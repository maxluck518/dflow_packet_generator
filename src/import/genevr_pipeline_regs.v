==> flow/design.v <==
`timescale 1ns / 1ps
module genevr_pipeline_regs
	#(
	  parameter AXI_DATA_WIDTH = 32,
	  parameter AXI_ADDR_WIDTH = 26,
	  parameter NUM_REQ_REG_USED = 8,
	  parameter NUM_RESP_REG_USED = 2,
	  parameter REG_ADDR_WIDTH = 6,
	  parameter REPLAY_UENGINE_BLOCK_ADDR = 17'h10017
    )
	(
	  input                               	 reg_req_in,
	  input                               	 reg_rd_wr_L_in,
	  input [AXI_ADDR_WIDTH -1:0]     	     reg_addr_in,
	  input [AXI_DATA_WIDTH-1:0]    	     reg_wr_data,
	  output reg                             reg_ack_out,
	  output reg [AXI_DATA_WIDTH-1:0]        reg_rd_data,
	  output [AXI_DATA_WIDTH *NUM_REQ_REG_USED -1:0] rw_regs,                  
      input                                  compelete_store,
      input                                  compelete_replay,
      input                                  compelete_transform,
	  input                                  clk,
	  input                                  reset
	);
	function integer log2;
      	input integer number;
      	begin
        	log2=0;
         	while(2**log2<number) begin
            		log2=log2+1;
         	end
      	end
   	endfunction  
	(*MARK_DEBUG="true"*)reg  [AXI_DATA_WIDTH-1:0]                     req_reg_file[NUM_REQ_REG_USED*4-1:0];
	(*MARK_DEBUG="true"*)reg  [AXI_DATA_WIDTH-1:0]                     resp_reg_file[NUM_RESP_REG_USED*4-1:0];
	(*MARK_DEBUG="true"*)wire [17-1:0]   tag_addr;
	(*MARK_DEBUG="true"*)wire[REG_ADDR_WIDTH-1:0]                      reg_addr;
	(*MARK_DEBUG="true"*)wire                                          addr_req_good;
	(*MARK_DEBUG="true"*)wire                                          addr_resp_good;
	(*MARK_DEBUG="true"*)wire                                          tag_hit;
    (*MARK_DEBUG="true"*)wire                                          addr_req_hit; 
    (*MARK_DEBUG="true"*)wire                                          addr_resp_hit;
    (*MARK_DEBUG="true"*)wire [2:0]                                    resp_op;
	assign tag_addr = reg_addr_in[AXI_ADDR_WIDTH-1:6];
	assign reg_addr = reg_addr_in[6-1:0];
	assign tag_hit = tag_addr == REPLAY_UENGINE_BLOCK_ADDR;
	assign addr_req_good = reg_addr <= NUM_REQ_REG_USED*4;
	assign addr_resp_good = reg_addr <= NUM_RESP_REG_USED*4;
    assign addr_req_hit = tag_hit && (reg_addr_in[25:23] == 3'b000);
    assign addr_resp_hit = tag_hit && (reg_addr_in[25:23] == 3'b001);
    assign resp_op = {compelete_transform,compelete_replay,compelete_store};
	genvar i;
	generate
		for(i=0; i<NUM_REQ_REG_USED; i=i+1) begin : reqregs
			assign rw_regs[AXI_DATA_WIDTH*(i+1)-1 : AXI_DATA_WIDTH*i] = req_reg_file[i*4+3];
		end
    endgenerate
	always @(posedge clk) begin
        case(resp_op) 
                3'b000: begin
                    resp_reg_file[0] <= 32'h00000000;
                    resp_reg_file[1] <= 32'h00000000;
                    resp_reg_file[2] <= 32'h00000000;
                end
                3'b001: begin
                    resp_reg_file[0] <= 32'h00000001;
                    resp_reg_file[1] <= 32'h00000000;
                    resp_reg_file[2] <= 32'h00000000;
                end
                3'b010: begin
                    resp_reg_file[0] <= 32'h00000000;
                    resp_reg_file[1] <= 32'h00000001;
                    resp_reg_file[2] <= 32'h00000000;
                end
                3'b011: begin
                    resp_reg_file[0] <= 32'h00000001;
                    resp_reg_file[1] <= 32'h00000001;
                    resp_reg_file[2] <= 32'h00000000;
                end
                3'b100: begin
                    resp_reg_file[0] <= 32'h00000000;
                    resp_reg_file[1] <= 32'h00000000;
                    resp_reg_file[2] <= 32'h00000001;
                end
                3'b101: begin
                    resp_reg_file[0] <= 32'h00000001;
                    resp_reg_file[1] <= 32'h00000000;
                    resp_reg_file[2] <= 32'h00000001;
                end
                3'b110: begin
                    resp_reg_file[0] <= 32'h00000000;
                    resp_reg_file[1] <= 32'h00000001;
                    resp_reg_file[2] <= 32'h00000001;
                end
                3'b111: begin
                    resp_reg_file[0] <= 32'h00000001;
                    resp_reg_file[1] <= 32'h00000001;
                    resp_reg_file[2] <= 32'h00000001;
                end
        endcase
    end
	always @(posedge clk) begin
		if(reset) begin
			reg_rd_data <= 0;
			reg_ack_out <= 0;
		end
		else begin
			if(reg_req_in && addr_req_hit)begin
				reg_ack_out <= 1;
				if(addr_req_good) begin
					if(!reg_rd_wr_L_in)
						req_reg_file[reg_addr] <= reg_wr_data;
					else	
						reg_rd_data <= req_reg_file[reg_addr];
				end
				else 
				reg_rd_data <= 32'hdead_beef;
			end
			else if(reg_req_in && addr_resp_hit)begin
				reg_ack_out <= 1;
				if(addr_resp_good) begin
					if(reg_rd_wr_L_in)
						reg_rd_data <= resp_reg_file[reg_addr];
				end
				else 
				reg_rd_data <= 32'hdead_beef;
			end
			else begin
				reg_rd_data <= reg_wr_data;
				reg_ack_out <= 0;
			end
		end 
	end 
endmodule
## From RTL to reports: genevr_pipeline_regs

Tool output for the design above, in the order of the flow.
Lines are those of the file above, counted from 1.
Operators carry their Yosys type and port widths (W data, S select, Z words).
Cell names lack the library's common part.
A cell with -- has no value.

- Top module: genevr_pipeline_regs
- Clock input: clk
- Cell library: sky130hd
- Timing corner: tt_025C_1v80

## After elaboration

Source: Yosys, flattened and elaborated. Widths are those after wreduce. Registers that Yosys merges into a memory's read port (data or address) are not register bits. Print and check cells do not count. Equal cells are merged and count once.
Memory sizes are those after Yosys's memory passes, which may raise the word count (mostly to a power of two), join words into wider ones and drop unused or constant bits.

- Elaborated cells: 48
- Memory cells: 2
- ROM bits: 24
- Output and inout port bits: 289
- Input port bits: 65
- Register bits after elaboration: 129
- Clocked read ports x word width: 3
- Bits in writable memories: 1024

Memory list:

| memory | depth | width | read ports | wr ports | line | text |
|---|---|---|---|---|---|---|
| req_reg_file | 32 | 32 | 9 | 1 | 34 | `(*MARK_DEBUG="true"*)reg [AXI_DATA_WIDTH-1:0] req_reg_file[NUM_REQ_REG_USED*4-1:0];` |
| (no name shown) | 8 | 3 | 1 | 0 | 59 | `case(resp_op)` |

- $lt $le $gt $ge: 2
- Equality and inequality tests: 11
- Reductions and logical operators: 7
- Multiplexer cells: 21

Operators by type and width:

| operator | number |
|---|---|
| $mux W32 | 10 |
| $pmux W32 S8 | 1 |
| $mux W5 | 4 |
| $eq A17 B17 Y1 const B | 1 |
| $eq A3 B3 Y1 const B | 4 |
| $eq A3 B1 Y1 const B | 2 |
| $eq A3 B2 Y1 const B | 2 |
| $logic_not A3 Y1 | 2 |
| $le A6 B4 Y1 const B | 1 |
| $le A6 B6 Y1 const B | 1 |
| $mux W1 | 6 |
| $logic_and A1 B1 Y1 | 4 |
| $ne A4 B4 Y1 const B | 1 |
| $ne A3 B3 Y1 const B | 1 |
| $reduce_and A2 Y1 | 1 |

## Depth

Longest topological path by Yosys (ltp), each cell counted once; first at word level (registers and memories cut), then after technology mapping (sequential cells cut; the memories' decode and read muxes count).

- Word-level depth: 6
- ABC_AREA: 0
- Depth in mapped cells: 11
- Depth with buffers taken out: 6

## Synthesis result

Source: synth_stat.txt of the flow (Yosys; design flattened, memories mapped). It holds for the ABC_AREA given above (unset counts as 0); a run with the other value may have another netlist.
Totals and module areas in this step are rounded.

- Mapped cells: 2180
- Flip-flops: 1060
- Sequential part of the area: 31500 µm²
- Mapped area: 40800 µm²
- Buffer cells: 131

Cells by type:

| type | number | area in all (µm²) |
|---|---|---|
| edfxtp_1 | 1024 | 3.07E+04 |
| mux2i_1 | 345 | 3.45E+03 |
| mux4_2 | 83 | 1.87E+03 |
| o22ai_1 | 134 | 838.304 |
| dfxtp_1 | 36 | 720.691 |
| buf_2 | 60 | 300.288 |
| nor2_1 | 75 | 281.52 |
| nand2_1 | 71 | 266.506 |
| a221oi_1 | 30 | 262.752 |
| nor4_1 | 41 | 256.496 |
| a22oi_1 | 31 | 232.723 |
| a211oi_1 | 29 | 217.709 |
| o21ai_0 | 38 | 190.182 |
| clkbuf_1 | 49 | 183.926 |
| a41oi_1 | 12 | 105.101 |
| nand4bb_1 | 7 | 78.826 |
| nand4_1 | 10 | 62.56 |
| buf_4 | 7 | 52.55 |

Other cell types: 38; their cells: 98.

## Path before layout

Path of least setup slack by OpenSTA after synthesis, without wires, with an ideal clock, recovery checks aside; 20% of the period is set as input and as output delay. Where synthesis merged equal registers, the netlist keeps one of their names.

- Path type: input -> register
- From: in reg_addr_in[18]
- To: mem req_reg_file[0][0]
- Period: 5.01 ns
- Slack: -0.026 ns
- Buffers on the path: 1
- Data required time: 4.549 ns
- Arrival: 4.575 ns
- Path delay: 4.034 ns
- Library setup time: 0.461 ns
- Input delay: 1.002 ns
- Driving pins on the path: 6
- Time at the first pin: 1.002 ns
- Synthesis period reached: 5.036 ns

"path delay" is the arrival time less input delay plus setup time.
"driving pins on the path" counts driving pins, that of a launching flip-flop among them; a cell with two outputs on the path counts twice.
"synthesis period reached" = period - worst setup slack (recovery checks aside). The figure is calculated, with input and output delays left at 20% of the set period.
Between the ends stands the longest chain of elaborated cells between them, by number of cells; it is not shown to be the way that was timed. Of several equally long chains one is given.
A line is the first line of the expression or statement that the cell stems from. Yosys adds cells for indexed reads and writes and turns some case tables into memories.
The path ends at the enable pin of a flip-flop; only ways to that pin are counted.

- Path through: or4b_1 -> or3_1 -> buf_6 -> nor3_4 -> nand2_1 -> nor3_1
- Length of the longest elaborated chain: 5
- Elaborated cells between the ends (all ways): 7
- RTL lines with such cells: 4
- Those cells by class: eq/ne (1); mux (4); reduce/logical (2)

Ends and longest elaborated chain, post-synthesis:

| what | line | text |
|---|---|---|
| from (decl) | 14 | `input [AXI_ADDR_WIDTH -1:0] reg_addr_in,` |
| $eq A17 B17 Y1 | 46 | `assign tag_hit = tag_addr == REPLAY_UENGINE_BLOCK_ADDR;` |
| $logic_and A1 B1 Y1 | 49 | `assign addr_req_hit = tag_hit && (reg_addr_in[25:23] == 3'b000);` |
| $logic_and A1 B1 Y1 | 108 | `if(reg_req_in && addr_req_hit)begin` |
| $mux W5 | 108 |  |
| $mux W5 | 103 | `if(reset) begin` |
| to (decl) | 34 | `(*MARK_DEBUG="true"*)reg [AXI_DATA_WIDTH-1:0] req_reg_file[NUM_REQ_REG_USED*4-1:0];` |

## Timing after layout

From the final timing report of record 1: the path of least setup slack in the routed layout; clock arrival at registers is part of the times.

- Path type: input -> register
- From: in reg_addr_in[18]
- To: mem req_reg_file[6][3]
- Arrival: 4.36 ns
- Period: 5.3 ns
- Library setup time: 0.24 ns
- Slack: 1.37 ns
- Data required time: 5.73 ns
- Driving pins on the path: 8
- Input delay: 1.06 ns
- Buffers on the path: 2
- Time at the first pin: 1.06 ns

Between the ends stands the longest chain of elaborated cells between them, by number of cells; it is not shown to be the way that was timed. Of several equally long chains one is given.
The path ends at the enable pin of a flip-flop; only ways to that pin are counted.

- Path through: clkdlybuf4s50_1 -> or4b_1 -> or3_1 -> nor3_4 -> and3b_1 -> nand3b_2 -> nor2_4 -> buf_12
- Length of the longest elaborated chain: 5
- Elaborated cells between the ends (all ways): 7
- RTL lines with such cells: 4
- Those cells by class: eq/ne (1); mux (4); reduce/logical (2)

Ends and longest elaborated chain, after layout:

| what | line | text |
|---|---|---|
| from (decl) | 14 | `input [AXI_ADDR_WIDTH -1:0] reg_addr_in,` |
| $eq A17 B17 Y1 | 46 | `assign tag_hit = tag_addr == REPLAY_UENGINE_BLOCK_ADDR;` |
| $logic_and A1 B1 Y1 | 49 | `assign addr_req_hit = tag_hit && (reg_addr_in[25:23] == 3'b000);` |
| $logic_and A1 B1 Y1 | 108 | `if(reg_req_in && addr_req_hit)begin` |
| $mux W5 | 108 |  |
| $mux W5 | 103 | `if(reset) begin` |
| to (decl) | 34 | `(*MARK_DEBUG="true"*)reg [AXI_DATA_WIDTH-1:0] req_reg_file[NUM_REQ_REG_USED*4-1:0];` |

==> runs of genevr_pipeline_regs <==
Module genevr_pipeline_regs, platform sky130hd: 2 stored runs of the flow (Yosys, OpenROAD) with differing settings, in no particular order. Input and output delays are each 20% of the period that was set; the output load is 0.01 pF.
"achieved clock period" = clock period - worst setup slack. The figure is calculated, with input and output delays left at 20% of the set period.
By "worst path time" is meant the share of the clock period that the worst setup path is allowed (20% is reserved at inputs, 20% at outputs), minus its slack. Clock arrival times at its registers enter into it.
"power consumption" is the tool's figure for a default switching activity; nothing was simulated.
Values from the reports are rounded here.

### Record 1

Settings: `period_ns=5.3`, `CORE_UTILIZATION=39`, `SETUP_SLACK_MARGIN=0.02`, `PLACE_DENSITY=0.46`, `CORE_ASPECT_RATIO=1.53`, `CTS_CLUSTER_SIZE=84`, `CTS_CLUSTER_DIAMETER=228`, `CAP_MARGIN=0`, `CORE_MARGIN=2`, `SLEW_MARGIN=20`

- Worst path time: 2.87 ns
- Worst setup path kind: input -> register
- Die outline area: 107000 µm²
- Sum of negative setup slack: 0.000 ns
- Achieved clock period: 3.926 ns
- Power consumption: 13.0 mW
- Area of the synthesized netlist: 40800 µm²
- Standard-cell area after layout: 47400 µm²
- Post-route worst hold slack: 0.518 ns
- Setup slack of the worst path: 1.37 ns
- Post-layout utilization: 0.458

### Record 2

Settings: `period_ns=8.44`, `CORE_UTILIZATION=18`, `SETUP_SLACK_MARGIN=-0.46`, `CORE_ASPECT_RATIO=0.95`, `CTS_CLUSTER_DIAMETER=216`, `CAP_MARGIN=20`, `CORE_MARGIN=2`, `SLEW_MARGIN=20`

- Post-layout utilization: 0.231
- Worst path time: 3.70 ns
- Worst setup path kind: input -> register
- Achieved clock period: 5.392 ns
- Setup slack of the worst path: 3.05 ns
- Die outline area: 231000 µm²
- Area of the synthesized netlist: 40800 µm²
- Standard-cell area after layout: 52200 µm²
- Sum of negative setup slack: 0.000 ns
- Power consumption: 11.2 mW
- Post-route worst hold slack: 0.499 ns
