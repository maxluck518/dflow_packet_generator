==> flow/design.v <==
`timescale 1 ns / 1 ps
module pkt_count
#(
    parameter QDR_ADDR_WIDTH     = 19,
    parameter TIMESTAMP_WIDTH    = 64
)
(
    input                                               clk,
    input                                               resetn,
    input                                               tuple_out_vld,
    input                                               tuple_out_ready,
    input                                               sw_rst,
    input [QDR_ADDR_WIDTH-1:0]                          mem_high_store,
    input                                               start_replay,
    output reg                                          compelete_transform
);
    (*MARK_DEBUG="true"*) reg [QDR_ADDR_WIDTH-1:0] pkt_count_reg;
    (*MARK_DEBUG="true"*) reg [TIMESTAMP_WIDTH-1:0] timestamp_reg;
    (*MARK_DEBUG="true"*)wire  transform_vld;
    assign transform_vld = tuple_out_ready && tuple_out_vld;
    always @ (posedge clk) begin
      if(~resetn|| sw_rst) begin
          timestamp_reg <= 0;
      end
      else if(start_replay) begin
          if(~compelete_transform) begin
              timestamp_reg <= timestamp_reg + 1;
          end
      end
  end
    always @ (posedge clk) begin
      if(~resetn|| sw_rst) begin
          pkt_count_reg = 0;
          compelete_transform <= 0;
      end
      else if(start_replay && transform_vld) begin
          if(pkt_count_reg != mem_high_store-2) begin
              pkt_count_reg <= pkt_count_reg + 1;
              compelete_transform <= 0;
          end
          else begin
              compelete_transform <= 1;
          end
      end
    end
endmodule
==> Reports on pkt_count <==
Tool output for the design above, in the order of the flow.
Line numbers count from 1 in the design file above.
Operators: Yosys type, input widths -> output width; for muxes data width and select width s.
Cell names lack the library's common part.
{ "inputs": {"top_module": "pkt_count", "clock": "clk", "lib": "sky130hd", "corner": "tt_025C_1v80"} }

==> Word level <==
Yosys after proc, flatten, opt, wreduce and memory -nomap, before mapping. Enables and synchronous resets that opt folds into registers are not counted as muxes. Memory bits, and registers merged into a memory's read port (data or address), are not among the register bits. Print and check cells are not counted. Equal cells are merged and count once.
{ "classes": {"n_addsub": 2, "equal": 1, "muxes": 1, "bitwise": 1, "reduce_logical": 4} }
{ "op_table": {"columns": ["operator", "count"], "rows": [
  ["$ne 19x32->1", 1],
  ["$sub 19x2->20 const B", 1],
  ["$add 19x1->19 const B", 1],
  ["$logic_and 1x1->1", 2],
  ["$reduce_and 2->1", 1],
  ["$logic_or 1x1->1", 1],
  ["$not 1->1", 1],
  ["$mux 1", 1]
]} }
{ "bits": {"register_bits": 20, "in_bits": 25, "out_inout_bits": 1, "elab_cells": 11} }

==> Logic depth <==
Depth = most cells in a row (Yosys ltp): at word level without a register or memory, in the mapped netlist without a sequential cell, where the memories' decode and read muxes count.
{ "depth": {"ltp_word": 3, "ABC_AREA": 0, "depth_mapped": 11, "mapped_depth_nobuf": 10} }

==> Netlist <==
Yosys stat after the flow's synthesis: flattened, memories mapped to cells. It holds for the ABC_AREA given above (unset counts as 0); a run with the other value may have another netlist.
{ "mapped": {"cell_count": 224, "area_mm2": 0.0017279, "seq_area_mm2": 0.0004004, "ffs": 20, "buffers": 7} }
{ "types": {"columns": ["cell_type", "count", "area_total_um2"], "rows": [
  ["dfxtp_1", 20, 400.384],
  ["xnor2_1", 21, 183.926],
  ["nor2_1", 23, 86.333],
  ["nand2_1", 21, 78.826],
  ["a21oi_1", 10, 50.048],
  ["nand4_1", 8, 50.048],
  ["nand3_1", 9, 45.043],
  ["xor2_1", 5, 43.792],
  ["inv_1", 11, 41.29],
  ["mux2i_1", 4, 40.038],
  ["nor3_1", 8, 40.038],
  ["and3_1", 5, 31.28],
  ["a211oi_1", 4, 30.029],
  ["a41o_1", 3, 30.029],
  ["a32oi_4", 1, 27.526],
  ["a21oi_2", 3, 26.275],
  ["ha_1", 2, 25.024],
  ["nand2b_1", 4, 25.024]
]} }
Other cell types: 37; their cells: 62.

==> Path before layout <==
OpenSTA on the mapped netlist: ideal clock, no wires. The path of least setup slack (recovery checks aside). Input and output delay are each 20% of the period. Register names are those of the netlist, which keeps one name where synthesis merged equal registers.
{ "synth_path": {"kind": "input port to flip-flop", "from": "input port mem_high_store[1]", "to": "register pkt_count_reg[14]", "clock_period_ns": 3.22, "in_delay_ns": 0.644, "setup_ns": 0.067, "launch_ns": 0.644, "t_arrival_ns": 2.789, "required_ns": 3.153, "setup_slack_ns": 0.364, "delay_ns": 2.212, "stages": 10, "path_buffers": 0, "period_less_setup_slack_ns": 2.856} }
"delay_ns" = arrival - input delay + setup time.
"stages": output pins that drive a net of the path, with the launching flip-flop's if there is one; two outputs of one cell count as two.
"period_less_setup_slack_ns" is the clock period less the worst setup slack; recovery checks do not enter. This is arithmetic on one report: input and output delays are still those of the set period (20% each).
Between the ends stands the longest chain of elaborated cells between them, by number of cells; it is not shown to be the way that was timed. Of several equally long chains one is given.
Each line given opens the expression or statement behind the cell; cells for indexed reads and writes are added by Yosys, which also makes memories of some case tables.
{ "synth_between": {"path_cell_list": "inv_1 > ha_1 > nor3b_2 > nand2_2 > o21a_1 > or4_4 > a32oi_4 > a211oi_1 > a31o_1 > a21oi_2", "elab_chain_cells": 3, "cells_between": 3, "lines_between": 1, "cone_classes": "1 x add/sub; 1 x eq/ne; 1 x reduce/logical"} }
{ "synth_lines": {"columns": ["item", "line_no", "rtl"], "rows": [
  ["start, declared", 13, "input [QDR_ADDR_WIDTH-1:0]                          mem_high_store,"],
  ["$sub 19x2->20", 37, "if(pkt_count_reg != mem_high_store-2) begin"],
  ["$ne 19x32->1", 37, null],
  ["$reduce_and 2->1", null, null],
  ["end, assigned", 33, "pkt_count_reg = 0;"],
  ["end, assigned", 38, "pkt_count_reg <= pkt_count_reg + 1;"],
  ["end, declared", 17, "(*MARK_DEBUG=\"true\"*) reg [QDR_ADDR_WIDTH-1:0] pkt_count_reg;"]
]} }

==> Timing after layout <==
From the final timing report of flow run A: the path of least setup slack in the routed layout; clock arrival at registers is part of the times.
{ "layout_path": {"kind": "input port to flip-flop", "from": "input port mem_high_store[1]", "to": "register pkt_count_reg[7]", "clock_period_ns": 2.17, "in_delay_ns": 0.43, "setup_ns": 0.10, "launch_ns": 0.43, "t_arrival_ns": 2.59, "required_ns": 2.33, "setup_slack_ns": -0.26, "stages": 11, "path_buffers": 2} }
Between the ends stands the longest chain of elaborated cells between them, by number of cells; it is not shown to be the way that was timed. Of several equally long chains one is given.
{ "layout_between": {"path_cell_list": "buf_12 > inv_6 > ha_4 > nor3b_4 > nand2_2 > o21a_1 > or4_4 > a32oi_4 > buf_6 > a21oi_4 > a31o_2", "elab_chain_cells": 3, "cells_between": 3, "lines_between": 1, "cone_classes": "1 x add/sub; 1 x eq/ne; 1 x reduce/logical"} }
{ "layout_lines": {"columns": ["item", "line_no", "rtl"], "rows": [
  ["start, declared", 13, "input [QDR_ADDR_WIDTH-1:0]                          mem_high_store,"],
  ["$sub 19x2->20", 37, "if(pkt_count_reg != mem_high_store-2) begin"],
  ["$ne 19x32->1", 37, null],
  ["$reduce_and 2->1", null, null],
  ["end, assigned", 33, "pkt_count_reg = 0;"],
  ["end, assigned", 38, "pkt_count_reg <= pkt_count_reg + 1;"],
  ["end, declared", 17, "(*MARK_DEBUG=\"true\"*) reg [QDR_ADDR_WIDTH-1:0] pkt_count_reg;"]
]} }

Stored flow runs of pkt_count (2 of them; Yosys, OpenROAD, sky130hd). They differ in their settings and are not a sequence. Constraints: input delay and output delay 20% of the set period each, output load 0.01 pF.
"period reached" = clock period - worst setup slack. The figure is calculated, with input and output delays left at 20% of the set period.
By "total power after layout" is meant OpenSTA's value without simulated activity: inputs other than the clock are taken to toggle once in ten clock periods, and the tool carries that through the logic.

==> flow run A: settings <==
{ "period_ns": 2.17, "CORE_UTILIZATION": 37, "SETUP_SLACK_MARGIN": 0.18, "PLACE_DENSITY_LB_ADDON": 0.28, "CORE_ASPECT_RATIO": 0.8, "CELL_PAD_IN_SITES_GLOBAL_PLACEMENT": 2, "CELL_PAD_IN_SITES_DETAIL_PLACEMENT": 0, "TNS_END_PERCENT": 55, "ABC_AREA": 0, "GPL_TIMING_DRIVEN": 1, "CAP_MARGIN": 10, "CORE_MARGIN": 2, "SLEW_MARGIN": 20 }
==> flow run A: results <==
smallest setup slack: -0.261 ns
post-synthesis cell area: 0.0017279 mm2
post-route worst hold slack: 0.466 ns
total negative slack on setup checks: -3.911 ns
utilization after layout: 65.9 %
standard-cell area after layout: 0.0029916 mm2
total die area: 0.005236 mm2
period reached: 2.431 ns
total power after layout: 899.7 uW

==> flow run B: settings <==
{ "period_ns": 3.11, "SETUP_SLACK_MARGIN": 0.26, "CAP_MARGIN": 20, "CORE_MARGIN": 2, "CORE_UTILIZATION": 40, "SLEW_MARGIN": 20 }
==> flow run B: results <==
utilization after layout: 62.3 %
post-synthesis cell area: 0.0017279 mm2
standard-cell area after layout: 0.0025462 mm2
post-route worst hold slack: 0.470 ns
total die area: 0.0048616 mm2
total power after layout: 563.1 uW
smallest setup slack: 0.347 ns
total negative slack on setup checks: 0.000 ns
period reached: 2.763 ns
